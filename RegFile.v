==> flow/design.v <==
module regfile_1024bit (
    input  wire         clk,        
    input  wire         rw,         
    input  wire         sel,        
    input  wire [511:0] data_in,    
    output reg  [511:0] data_out    
);
    reg [1023:0] regfile;
    always @(posedge clk) begin
        if (rw) begin
            if (sel) begin
                regfile[1023:512] <= data_in;   
            end else begin
                regfile[511:0]   <= data_in;    
	    end
        end else begin
            if (sel) begin
                data_out <= regfile[1023:512];  
            end else begin 
                data_out <= regfile[511:0];     
       	    end 
	end
    end
endmodule
* From RTL to reports: regfile_1024bit *
The steps from the RTL of regfile_1024bit to its reports follow in flow order.
Line numbers count from 1 in the design file above.
Not given: -

design
  top module = regfile_1024bit
  clock port = clk
  library = sky130hd
  library corner = tt_025C_1v80

* After elaboration *
Source: Yosys, flattened and elaborated, memories not mapped. Widths are those after wreduce. Registers that Yosys merges into a memory's read port (data or address) are not register bits. Print and check cells do not count. Equal cells are merged and count once.

storage and ports
  bits in registers = 1536
  latch bits = 0
  bits in writable memories = 0
  bits in read-only memories = 0
  word width x clocked read ports = 0
  memories = 0
  bits of input ports = 515
  output and inout port bits = 512
  word-level cells = 7

operators by class
  $add $sub $neg = 0
  multipliers = 0
  divide/modulo/power cells = 0
  magnitude comparators = 0
  equality and inequality tests = 0
  shift operators = 0
  mux-type cells = 1
  bitwise logic cells = 1
  reduce/logical cells = 2

operator list
  cell                 count
  2-to-1 mux 512 bit   1
  AND reduction 2 bit  2
  NOT 1 bit            1

* Longest topological paths *
Depth = most cells in a row (Yosys ltp): at word level without a register or memory, in the mapped netlist without a sequential cell, where the memories' decode and read muxes count.

logic depth
  depth after elaboration = 2
  ABC_AREA = 0
  depth in mapped cells = 4
  mapped depth without buffers = 1

* Netlist *
The flow's flattened synthesis, as Yosys stat reports it; memories are mapped. The netlist is that of the ABC_AREA named above (0 if unset); the other value can give another one.

cells by type
  cell type                  count  total area (um2)
  sky130_fd_sc_hd__edfxtp_1  1536   4.61E+04
  sky130_fd_sc_hd__mux2_4    458    6.88E+03
  sky130_fd_sc_hd__mux2_2    54     608.083
  sky130_fd_sc_hd__buf_6     33     371.606
  sky130_fd_sc_hd__buf_8     19     285.274
  sky130_fd_sc_hd__buf_2     5      25.024
  sky130_fd_sc_hd__and2_1    1      6.256
  sky130_fd_sc_hd__nor2b_1   1      6.256
  sky130_fd_sc_hd__inv_1     1      3.754

synthesis totals
  cells in the netlist = 2108
  chip area (Yosys) = 54307.1 um2
  sequential part of the area = 46124.2 um2
  mapped flip-flops = 1536
  buffers = 57

* Timing after synthesis *
Path of least setup slack by OpenSTA after synthesis, without wires, with an ideal clock, recovery checks aside; 20% of the period is set as input and as output delay. Where synthesis merged equal registers, the netlist keeps one of their names.

timing post-synthesis
  path type = in2reg
  start = input sel
  end = register regfile[0]
  period = 37.6 ns
  external input delay = 7.520 ns
  setup time = 1.462 ns
  time at the first pin = 7.520 ns
  data arrival time = 30.523 ns
  data required time = 36.138 ns
  setup slack = 5.615 ns
  delay of the path = 24.465 ns
  stages on the path = 4
  path buffers = 3
  period reached after synthesis = 31.985 ns

"delay of the path" = arrival - input delay + setup time.
"stages on the path" counts driving pins, that of a launching flip-flop among them; a cell with two outputs on the path counts twice.
"period reached after synthesis" = period - worst setup slack (recovery checks aside). The figure is calculated, with input and output delays left at 20% of the set period.
Between the ends stands the longest chain of elaborated cells between them, by number of cells; it is not shown to be the way that was timed. Of several equally long chains one is given.
A line is the first line of the expression or statement that the cell stems from. Yosys adds cells for indexed reads and writes and turns some case tables into memories.

between the ends, post-synthesis
  path through = sky130_fd_sc_hd__buf_6 > sky130_fd_sc_hd__buf_6 > sky130_fd_sc_hd__buf_6 > sky130_fd_sc_hd__nor2b_1
  cells in the longest elaborated chain = 2
  elaborated cells between the ends (all ways) = 2
  RTL lines with such cells = 0
  classes of those cells = logic (1); reduce/logical (1)

RTL lines, path post-synthesis
  element              line  source
  from (decl)          4     input  wire         sel,
  NOT 1 bit            -
  AND reduction 2 bit  -
  to (assign)          14    regfile[511:0]   <= data_in;
  to (decl)            8     reg [1023:0] regfile;

* Path in the finished layout *
Path of least setup slack in the final report of job 1 (OpenROAD, finished layout, wires in). Where an end is a register, its clock arrival counts in the times.

timing after layout
  path type = in2reg
  start = input rw
  end = register regfile[72]
  period = 21.1 ns
  external input delay = 4.22 ns
  setup time = 0.37 ns
  time at the first pin = 4.22 ns
  data arrival time = 9.08 ns
  data required time = 21.44 ns
  setup slack = 12.36 ns
  stages on the path = 7
  path buffers = 6

Between the ends stands the longest chain of elaborated cells between them, by number of cells; it is not shown to be the way that was timed. Of several equally long chains one is given.

between the ends, after layout
  path through = sky130_fd_sc_hd__clkdlybuf4s50_1 > sky130_fd_sc_hd__nor2b_4 > sky130_fd_sc_hd__buf_12 > sky130_fd_sc_hd__buf_6 > sky130_fd_sc_hd__buf_4 > sky130_fd_sc_hd__buf_4 > sky130_fd_sc_hd__buf_4
  cells in the longest elaborated chain = 1
  elaborated cells between the ends (all ways) = 1
  RTL lines with such cells = 0
  classes of those cells = reduce/logical (1)

RTL lines, path after layout
  element              line  source
  from (decl)          3     input  wire         rw,
  AND reduction 2 bit  -
  to (assign)          14    regfile[511:0]   <= data_in;
  to (decl)            8     reg [1023:0] regfile;

# Flow runs of regfile_1024bit

Below are 2 stored runs of the flow (Yosys, OpenROAD; platform sky130hd) on regfile_1024bit, each with its settings and what was measured, unordered. Constraints: input delay and output delay 20% of the set period each, output load 0.01 pF.
By "period reached" is meant the clock period of the run minus its worst setup slack. This is arithmetic on one report: input and output delays are still those of the set period (20% each).
"critical setup path time": the worst setup path's part of the clock period (all of it between registers, 20% less for each end at a port) less its slack. A launch clock that arrives late makes it longer, a capture clock that arrives late makes it shorter.
"power consumption" rests on the timing tool's default activity at the inputs, not on a simulated workload.
A setting shown as - is not set for that run.

item                                                     job 1     job 2
period_ns                                                21.1      22.4
CORE_UTILIZATION                                         55        35
SETUP_SLACK_MARGIN                                       1.78      -1.11
PLACE_DENSITY_LB_ADDON                                   0.3       0.3
CORE_MARGIN                                              5         6
ABC_AREA                                                 0         0
GPL_ROUTABILITY_DRIVEN                                   1         1
CTS_CLUSTER_DIAMETER                                     176       380
MAX_ROUTING_LAYER                                        met5      met5
CAP_MARGIN                                               20        20
SLEW_MARGIN                                              20        20
CORE_ASPECT_RATIO                                        -         1.13
CELL_PAD_IN_SITES_GLOBAL_PLACEMENT                       -         1
CELL_PAD_IN_SITES_DETAIL_PLACEMENT                       -         0
CTS_CLUSTER_SIZE                                         -         88
period reached (ns)                                      8.743     8.942
final utilization (%)                                    71.9      43.7
netlist area reported by Yosys (um2)                     54307.1   54307.1
setup slack of the worst path (ns)                       12.357    13.458
power consumption (uW)                                   6774      4895
area of the standard cells in the finished layout (um2)  70511.4   67309.6
critical setup path time (ns)                            4.52      4.46
critical path kind                                       in2reg    in2reg
final setup TNS (ns)                                     0.000     0.000
smallest hold slack (ns)                                 0.528     0.456
overall die area (um2)                                   105125.0  164778.0
